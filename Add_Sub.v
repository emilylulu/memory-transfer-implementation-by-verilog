==> flow/design.v <==
module Add_Sub(Dout1,Dout2,clock,DataInB, ADDOut, SUBOut);
input clock;
input [7:0]Dout1;
output [7:0]Dout2;
output [7:0]DataInB;
output [7:0]ADDOut, SUBOut;
wire clock;
wire [7:0]Dout1;
reg [7:0]DataInB,Dout2, ADDOut, SUBOut;
always @(negedge clock)
begin
	Dout2 <= Dout1;
end
always @(*)
begin
    ADDOut <= Dout1 + Dout2;
    SUBOut <= Dout2 - Dout1;
	if (Dout2 < Dout1)
	begin
		DataInB <= ADDOut;
	end
	else
	begin
		DataInB <= SUBOut;
	end
end
endmodule
Reports on Add_Sub
What the tools print for Add_Sub, step after step.
Lines are those of the file above, counted from 1.
{"block": "design", "top_module": "Add_Sub", "clock_port": "clock", "lib": "sky130hd", "corner": "tt_025C_1v80"}

After elaboration
Counts by Yosys on the flattened word-level netlist (proc, flatten, opt, wreduce; memories kept). Register bits leave out memories and registers merged into their read ports (data or address); mux counts leave out enables and synchronous resets folded into registers. Print and check cells are left out. Cells with the same type and inputs are merged into one.
{"block": "word_totals", "reg_bits": 8, "latchBits": 0, "ramBits": 0, "mem_bits_ro": 0, "clocked_rd_ports_x_width": 0, "n_memories": 0, "inputBits": 9, "output_inout_bits": 32, "word_cells": 5}
{"block": "classes", "add_sub_neg": 2, "mul": 0, "div": 0, "n_cmp": 1, "equal": 0, "shift": 0, "mux": 1, "bitwise": 0, "reduce_and_logical": 0}
{"block": "op_table", "cell": "8-bit adder", "count": 1}
{"block": "op_table", "cell": "8-bit subtractor", "count": 1}
{"block": "op_table", "cell": "8-bit less-than comparator", "count": 1}
{"block": "op_table", "cell": "8-bit two-way mux", "count": 1}

Depth
Depth = most cells in a row (Yosys ltp): at word level without a register or memory, in the mapped netlist without a sequential cell, where the memories' decode and read muxes count.
{"block": "depth", "word_depth": 2, "ABC_AREA": 1, "mapped_depth": 11, "ltp_nobuf": 11}

Mapped cells and area
The flow's flattened synthesis, as Yosys stat reports it; memories are mapped. The netlist is that of the ABC_AREA named above (0 if unset); the other value can give another one.
{"block": "mapped", "cells": 172, "area_um2": 1108.6, "seqArea_um2": 160.2, "ff_cells": 8, "buffers": 4}
{"block": "by_type", "cell": "sky130_fd_sc_hd__ha_1", "count": 15, "type_area_um2": 187.68}
{"block": "by_type", "cell": "sky130_fd_sc_hd__nand2_1", "count": 46, "type_area_um2": 172.666}
{"block": "by_type", "cell": "sky130_fd_sc_hd__dfxtp_1", "count": 8, "type_area_um2": 160.154}
{"block": "by_type", "cell": "sky130_fd_sc_hd__inv_1", "count": 30, "type_area_um2": 112.608}
{"block": "by_type", "cell": "sky130_fd_sc_hd__nand3_1", "count": 17, "type_area_um2": 85.082}
{"block": "by_type", "cell": "sky130_fd_sc_hd__nand2_2", "count": 8, "type_area_um2": 50.048}
{"block": "by_type", "cell": "sky130_fd_sc_hd__xor2_1", "count": 5, "type_area_um2": 43.792}
{"block": "by_type", "cell": "sky130_fd_sc_hd__fa_1", "count": 2, "type_area_um2": 40.038}
{"block": "by_type", "cell": "sky130_fd_sc_hd__and2_1", "count": 6, "type_area_um2": 37.536}
{"block": "by_type", "cell": "sky130_fd_sc_hd__inv_2", "count": 7, "type_area_um2": 26.275}
{"block": "by_type", "cell": "sky130_fd_sc_hd__buf_6", "count": 2, "type_area_um2": 22.522}
{"block": "by_type", "cell": "sky130_fd_sc_hd__nor2_1", "count": 6, "type_area_um2": 22.522}
{"block": "by_type", "cell": "sky130_fd_sc_hd__nor2_4", "count": 2, "type_area_um2": 22.522}
{"block": "by_type", "cell": "sky130_fd_sc_hd__a21oi_1", "count": 4, "type_area_um2": 20.019}
{"block": "by_type", "cell": "sky130_fd_sc_hd__nand3_2", "count": 2, "type_area_um2": 20.019}
{"block": "by_type", "cell": "sky130_fd_sc_hd__a21oi_4", "count": 1, "type_area_um2": 16.266}
{"block": "by_type", "cell": "sky130_fd_sc_hd__buf_4", "count": 2, "type_area_um2": 15.014}
{"block": "by_type", "cell": "sky130_fd_sc_hd__o21ai_1", "count": 3, "type_area_um2": 15.014}
Not listed: further types 5, cells in them 6.

Hand-over note for Add_Sub

Flow measurements of Add_Sub on sky130hd: 2 stored runs with different settings, listed in no order. Input and output delays are each 20% of the period that was set; the output load is 0.01 pF.
By "design_power_w" is meant OpenSTA's value without simulated activity: inputs other than the clock are taken to toggle once in ten clock periods, and the tool carries that through the logic.

{"run": "record 1", "settings": { "period_ns": 5.78, "CORE_UTILIZATION": 48, "PLACE_DENSITY_LB_ADDON": 0.25, "TNS_END_PERCENT": 30, "ABC_AREA": 1, "GPL_ROUTABILITY_DRIVEN": 0, "CTS_CLUSTER_DIAMETER": 82, "MAX_ROUTING_LAYER": "met5", "CAP_MARGIN": 20, "CORE_MARGIN": 2, "SLEW_MARGIN": 20 }, "results": { "fin_ws_ns": -0.365, "final_util_pct": 90.5, "timing.hold.ws_ns": 3.414, "die_um2": 2709.7, "yosys.chip_area_um2": 1108.6, "final_cell_area_um2": 1981.9, "tns_setup_ns": -4.788, "design_power_w": 0.0004068 }}
{"run": "record 2", "settings": { "period_ns": 12.6, "CORE_UTILIZATION": 23, "PLACE_DENSITY_LB_ADDON": 0.23, "CORE_ASPECT_RATIO": 0.96, "CELL_PAD_IN_SITES_GLOBAL_PLACEMENT": 1, "CELL_PAD_IN_SITES_DETAIL_PLACEMENT": 1, "TNS_END_PERCENT": 45, "GPL_TIMING_DRIVEN": 0, "CTS_CLUSTER_SIZE": 60, "SLEW_MARGIN": 10, "CAP_MARGIN": 20, "CORE_MARGIN": 2 }, "results": { "fin_ws_ns": 0.827, "final_util_pct": 36.6, "timing.hold.ws_ns": 6.216, "die_um2": 4884.2, "yosys.chip_area_um2": 998.5, "final_cell_area_um2": 1529.0, "tns_setup_ns": 0.000, "design_power_w": 0.0001648 }}

End of note.
